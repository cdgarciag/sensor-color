==> flow/design.v <==
module servomotor_finish(
    input wire clk,      
    input wire state, 
    output reg pwm_out   
);
    reg [31:0] pwm_counter = 0;
    reg [31:0] wait_counter = 0;
    parameter CLK_FREQ = 25000000;    
    parameter PWM_PERIOD = 500000;   
    parameter PULSE_90 = 50000;       
    parameter PULSE_0 = 25000;        
    parameter WAIT_TIME = 75000000;   
    always @(posedge clk) begin
        if (pwm_counter >= PWM_PERIOD) begin
            pwm_counter <= 0;
        end else begin
            pwm_counter <= pwm_counter + 1;
        end
        case (state)
            1'b0: begin
                if (pwm_counter <= PULSE_90) begin
                    pwm_out <= 1;
                end else begin
                    pwm_out <= 0;
                end
            end
            1'b1: begin
                if (pwm_counter <= PULSE_0) begin
                    pwm_out <= 1;
                end else begin
                    pwm_out <= 0;
                end
            end
        endcase
    end
endmodule
module sensor_finish (
    input wire mclk,
    input wire sensor_clk,
    output wire es_verde,
    output wire es_rojo,
    output wire es_otro,
    output wire [1:0] filtro_sel
);
	reg [31:0] periodo = 32'd0;
	reg [31:0] counter = 32'b00; 
	reg [31:0] counter_timer = 32'b00; 
	reg [2:0] color_detectado;
	assign filtro_sel = 2'b00;
	assign es_rojo = color_detectado[2];
	assign es_verde = color_detectado[1];
	assign es_otro = color_detectado[0];
	parameter max=25000000; 
	always @(posedge mclk) begin   
		if(sensor_clk) begin
			counter <= counter + 32'b1;
		end else begin
			if(counter != 32'b0) begin
				periodo <= counter;
			end 
			counter <= + 32'b0;
		end
	end
	always @(posedge mclk) begin 
		if(counter_timer >= max) begin
		counter_timer <= 32'b00;
			if ( periodo > 32'd18000 && periodo < 32'd23000) begin 
			color_detectado<=3'b100; 
			end
			else if( periodo > 32'd10400 && periodo < 32'd17900) begin 
			color_detectado<=3'b010; 
			end
			else begin 
			color_detectado<=3'b001; 
			end
		end
		else begin
		counter_timer <= counter_timer + 1;
		end
	end
endmodule
module stepper_motor_control (
    input wire clk,           
    output reg [3:0] motor    
);
    reg [31:0] counter;       
    reg [2:0] step_index;     
    reg [3:0] step_sequence [0:7];
    parameter STEP_DELAY = 22000;   
    initial begin
        step_sequence[0] = 4'b1000;
        step_sequence[1] = 4'b1100;
        step_sequence[2] = 4'b0100;
        step_sequence[3] = 4'b0110;
        step_sequence[4] = 4'b0010;
        step_sequence[5] = 4'b0011;
        step_sequence[6] = 4'b0001;
        step_sequence[7] = 4'b1001;
    end
    always @(posedge clk) begin
        if (counter >= STEP_DELAY) begin
            counter <= 0;
            step_index <= step_index + 1;
            motor <= step_sequence[step_index];
        end else begin
            counter <= counter + 1;
        end
    end
endmodule
module top (
   input wire mclk,         
   input wire sensor_clk,   
   input wire detecto,  
   output wire [1:0] filtro_sel,   
   output wire pwm_out1,     
   output wire pwm_out2,     
   output wire motor1,        
   output wire motor2,        
   output wire motor3,        
   output wire motor4,         
   output wire motor5,        
   output wire motor6,        
   output wire motor7,        
   output wire motor8,         
);
   wire es_verde; 
   wire es_rojo;
   wire es_otro;
   reg [1:0] estado_servos = 2'b00;
   reg cont_iniciado =1'b0;
   reg [31:0] contador_main =32'd0;
   parameter max_contador = 32'd50000000;
   sensor_finish sensor (
      .mclk(mclk),
      .sensor_clk(sensor_clk),
      .es_verde(es_verde),
      .es_rojo(es_rojo),
      .es_otro(es_otro),
      .filtro_sel(filtro_sel)
   );
   servomotor_finish servo1 (
      .clk(mclk),    
      .pwm_out(pwm_out1),
      .state(estado_servos[0])  
   );
   servomotor_finish servo2 (
      .clk(mclk),   
      .pwm_out(pwm_out2),
      .state(estado_servos[1])  
   );
    stepper_motor_control motor_control (
        .clk(mclk),                         
        .motor({motor4, motor3, motor2, motor1})   
    );
    stepper_motor_control motor_control2 (
        .clk(mclk),                         
        .motor({motor8, motor7, motor6, motor5})   
    );
   always @(posedge mclk) begin
      if (!detecto && !cont_iniciado) begin
            cont_iniciado <= 1'b1;
            if(es_verde) begin
            estado_servos <= 2'b10;
            end
            else if(es_rojo) begin
            estado_servos <= 2'b01; 
            end
            else begin 
            estado_servos <= 2'b00; 
            end
      end 
      else if (cont_iniciado && contador_main < max_contador) begin
         contador_main <= contador_main + 1;
      end 
      else if (cont_iniciado && contador_main >= max_contador) begin
         estado_servos <= 2'b00;
         cont_iniciado <= 1'b0;       
         contador_main <= 32'd0;        
      end
   end
endmodule
---- From RTL to reports: top ----
What the tools print for top, step after step.
Line numbers count from 1 in the design file above.
Cell names lack the library's common part.
The mark -- stands for no value.
set-up
  top module .............................. top
  clock input ............................. mclk
  cell library ............................ sky130hd
  timing corner ........................... tt_025C_1v80

---- Word level ----
Counts by Yosys on the flattened word-level netlist (proc, flatten, opt, wreduce; memories kept). Register bits leave out memories and registers merged into their read ports (data or address). Print and check cells are left out. Cells with the same type and inputs are merged into one.
Memory sizes are those after Yosys's memory passes, which may raise the word count (mostly to a power of two), join words into wider ones and drop unused or constant bits.
storage and ports
  register bits after elaboration ......... 270
  bits in read-only memories .............. 64
  clocked read ports x word width ......... 8
  memories kept ........................... 2
  bits of input ports ..................... 3
  output and inout bits ................... 12
  elaborated cells ........................ 75
memories
  name                          words  width  read ports  write ports  line  source
  motor_control.step_sequence   8      4      1           0            88    reg [3:0] step_sequence [0:7];
  motor_control2.step_sequence  8      4      1           0            88
cells by class
  add/sub/neg operators ................... 9
  magnitude comparators ................... 15
  eq/ne operators ......................... 1
  mux-type cells .......................... 14
  bitwise logic cells ..................... 5
  reductions and logical operators ........ 14
operator list
  cell                                                      count
  adder 32 x 1 -> 32 bit with constant B                    7
  >= comparator 32 x 15 -> 1 bit with constant B            2
  <= comparator 32 x 15 -> 1 bit with constant B            2
  < comparator 32 x 15 -> 1 bit with constant B             2
  <= comparator 32 x 16 -> 1 bit with constant B            2
  >= comparator 32 x 19 -> 1 bit with constant B            2
  two-way mux 32 bit                                        2
  greater-than comparator 32 x 14 -> 1 bit with constant B  1
  greater-than comparator 32 x 15 -> 1 bit with constant B  1
  >= comparator 32 x 25 -> 1 bit with constant B            1
  >= comparator 32 x 26 -> 1 bit with constant B            1
  < comparator 32 x 26 -> 1 bit with constant B             1
  nonzero test 32 bit                                       1
  two-way mux 2 bit                                         5
  AND reduction 2 bit                                       4
  adder 3 x 1 -> 3 bit with constant B                      2
  logical AND 1 bit                                         5
  NOT 1 bit                                                 5
  two-way mux 1 bit                                         5
  nonzero test 2 bit                                        2
  case mux 1 bit (select 2 bit)                             2
  logical NOT 1 bit                                         2
  inequality test 2 bit with constant B                     1

---- Depth ----
Yosys ltp: most cells in a row. Word level: on the elaborated netlist, between registers, memories and ports. Mapped: between sequential cells and ports; inverters and the memories' decode and read muxes count.
logic depth
  word-level depth ........................ 5
  ABC_AREA ................................ 0
  mapped depth ............................ 8
  mapped depth without buffers ............ 7

---- Synthesis result ----
The flow's flattened synthesis, as Yosys stat reports it; memories are mapped. The netlist is that of the ABC_AREA named above (0 if unset); the other value can give another one.
mapped netlist
  standard cells after synthesis .......... 1,055
  chip area (Yosys) ....................... 0.0109655 mm^2
  sequential area ......................... 0.0063661 mm^2
  mapped flip-flops ....................... 277
  buffer cells ............................ 28
cell types
  type      count  area in all (um^2)
  dfxtp_1   195    3.9E+03
  edfxtp_1  82     2.46E+03
  xnor2_1   73     639.363
  nor2_1    163    611.837
  xor2_1    58     507.987
  nand3_1   54     270.259
  nand4_1   40     250.24
  nor4_1    40     250.24
  ha_1      18     225.216
  nand2_1   58     217.709
  nor3_1    38     190.182
  and2_1    29     181.424
  and3_1    24     150.144
  inv_1     38     142.637
  and4_1    12     105.101
  a21oi_1   16     80.077
  o21ai_0   16     80.077
  clkbuf_1  17     63.811
Not listed: further types 31, cells in them 84.
By module: a second synthesis without flattening, with its own total; a netlist apart from the flattened one above.
unflattened totals
  cells (unflattened synthesis) ........... 1,084
  area total of the unflattened synthesis .. 0.011685 mm^2
Each row is one instance without its submodules.
modules
  module                 times used  cells  area (mm^2)  sequential area (mm^2)
  sensor_finish          1           390    0.0041315    0.0023322
  stepper_motor_control  2           115    0.0014289    0.0008508
  servomotor_finish      2           150    0.0013863    0.0006606
  top                    1           164    0.0019231    0.001041

---- Timing after synthesis ----
Path of least setup slack by OpenSTA after synthesis, without wires, with an ideal clock, recovery checks aside; 20% of the period is set as input and as output delay. Where synthesis merged equal registers, the netlist keeps one of their names.
path post-synthesis
  path type ............................... input port to flip-flop
  start point ............................. in sensor_clk
  end point ............................... reg sensor.periodo[0]
  clock period ............................ 4,300 ps
  external input delay .................... 860 ps
  setup time .............................. 422 ps
  time at the first pin ................... 860 ps
  arrival time ............................ 2,388 ps
  required time ........................... 3,878 ps
  setup slack ............................. 1,490 ps
  delay of the path ....................... 1,950 ps
  stages .................................. 2
  path buffers ............................ 1
  synthesis period reached ................ 2,810 ps
"delay of the path" = arrival - input delay + setup time.
"stages": output pins that drive a net of the path, with the launching flip-flop's if there is one; two outputs of one cell count as two.
"synthesis period reached" = period - worst setup slack (recovery checks aside). The figure is calculated, with input and output delays left at 20% of the set period.
Between the ends stands the longest chain of elaborated cells between them, by number of cells; it is not shown to be the way that was timed. Of several equally long chains one is given.
A line is the first line of the expression or statement that the cell stems from. Yosys adds cells for indexed reads and writes and turns some case tables into memories.
on the way, post-synthesis
  cell sequence ........................... clkbuf_1 nor2_1
  length of the longest elaborated chain .. 2
  elaborated cells between the ends (all ways) .. 2
  RTL lines with such cells ............... 0
  classes of those cells .................. logic: 1; reduce/logical: 1
RTL lines, path post-synthesis
  element              line  source
  start, declared      112   input wire sensor_clk,
  NOT 1 bit            --
  AND reduction 2 bit  --
  end, assigned        59    periodo <= counter;
  end, declared        45    reg [31:0] periodo = 32'd0;

---- Worst path after layout ----
Path of least setup slack in the final report of flow run 1 (OpenROAD, finished layout, wires in). Where an end is a register, its clock arrival counts in the times.
The report prints the path's times to 10 ps; the period is as set.
path after layout
  path type ............................... flip-flop to flip-flop
  start point ............................. reg sensor.periodo[1]
  end point ............................... reg sensor.color_detectado[2]
  clock period ............................ 2,180 ps
  setup time .............................. 250 ps
  time at the first pin ................... 580 ps
  arrival time ............................ 2,110 ps
  required time ........................... 2,510 ps
  setup slack ............................. 400 ps
  stages .................................. 5
  path buffers ............................ 0
Between the ends stands the longest chain of elaborated cells between them, by number of cells; it is not shown to be the way that was timed. Of several equally long chains one is given.
At most two assigning lines are given for a register; there are more.
on the way, after layout
  cell sequence ........................... edfxtp_1 or4_4 or4_4 a21oi_2 nor4_1
  length of the longest elaborated chain .. 2
  elaborated cells between the ends (all ways) .. 3
  RTL lines with such cells ............... 1
  classes of those cells .................. compare: 2; reduce/logical: 1
RTL lines, path after layout
  element                                   line  source
  start, declared                           45    reg [31:0] periodo = 32'd0;
  start, assigned                           59    periodo <= counter;
  greater-than comparator 32 x 15 -> 1 bit  67    if ( periodo > 32'd18000 && periodo < 32'd23000) begin
  logical AND 1 bit                         67
  end, assigned                             68    color_detectado<=3'b100;
  end, assigned                             71    color_detectado<=3'b010;
  end, declared                             48    reg [2:0] color_detectado;

Lab notebook: top

Below are 2 stored runs of the flow (Yosys, OpenROAD; platform sky130hd) on top, each with its settings and what was measured, unordered. Constraints: input delay and output delay 20% of the set period each, output load 0.01 pF.
"achieved clock period" = clock period - worst setup slack. The figure is calculated, with input and output delays left at 20% of the set period.

======== flow run 1 ========
==> flow/run.sh <==
#!/bin/bash
# the make line also repeats the synthesis and layout settings of config.mk as NAME=value (left out here)
make -C /OpenROAD-flow-scripts/flow DESIGN_CONFIG=/design/flow/config.mk WORK_HOME=/design/flow/orfs CLKGATE_MAP_FILE= finish
==> flow/config.mk <==
export PLATFORM = sky130hd
export DESIGN_NAME = top
export DESIGN_NICKNAME = top
export VERILOG_FILES = /design/flow/design.v
export SDC_FILE = /design/flow/constraint.sdc
export NUM_CORES = 4
export LEC_CHECK = 0
export CAP_MARGIN = 0
export CELL_PAD_IN_SITES_GLOBAL_PLACEMENT = 2
export CORE_ASPECT_RATIO = 0.77
export CORE_MARGIN = 10
export CORE_UTILIZATION = 23
export SETUP_SLACK_MARGIN = 0.38
export SLEW_MARGIN = 20
==> flow/constraint.sdc <==
create_clock -name core_clock -period 2.18 [get_ports {mclk}]
set_input_delay 0.4360 -clock core_clock [delete_from_list [all_inputs] [get_ports {mclk}]]
set_output_delay 0.4360 -clock core_clock [all_outputs]
set_load 0.01 [all_outputs]

-------- measured, flow run 1 --------
  smallest setup slack .................... 397 ps
  post-route utilization .................. 29.2 %
  area of the synthesized netlist ......... 0.0109655 mm^2
  achieved clock period ................... 1,783 ps
  die outline area ........................ 0.0568844 mm^2
  sum of negative setup slack ............. 0 ps

======== flow run 2 ========
==> flow/run.sh <==
#!/bin/bash
# the make line also repeats the synthesis and layout settings of config.mk as NAME=value (left out here)
make -C /OpenROAD-flow-scripts/flow DESIGN_CONFIG=/design/flow/config.mk WORK_HOME=/design/flow/orfs CLKGATE_MAP_FILE= finish
==> flow/config.mk <==
export PLATFORM = sky130hd
export DESIGN_NAME = top
export DESIGN_NICKNAME = top
export VERILOG_FILES = /design/flow/design.v
export SDC_FILE = /design/flow/constraint.sdc
export NUM_CORES = 4
export LEC_CHECK = 0
export CAP_MARGIN = 35
export CELL_PAD_IN_SITES_GLOBAL_PLACEMENT = 3
export CORE_MARGIN = 2
export CORE_UTILIZATION = 38
export CTS_CLUSTER_SIZE = 25
export MAX_ROUTING_LAYER = met4
export SETUP_SLACK_MARGIN = 0.12
export SLEW_MARGIN = 20
export TNS_END_PERCENT = 35
==> flow/constraint.sdc <==
create_clock -name core_clock -period 2.62 [get_ports {mclk}]
set_input_delay 0.5240 -clock core_clock [delete_from_list [all_inputs] [get_ports {mclk}]]
set_output_delay 0.5240 -clock core_clock [all_outputs]
set_load 0.01 [all_outputs]

-------- measured, flow run 2 --------
  smallest setup slack .................... 508 ps
  post-route utilization .................. 45.1 %
  area of the synthesized netlist ......... 0.0109655 mm^2
  achieved clock period ................... 2,112 ps
  die outline area ........................ 0.0302308 mm^2
  sum of negative setup slack ............. 0 ps
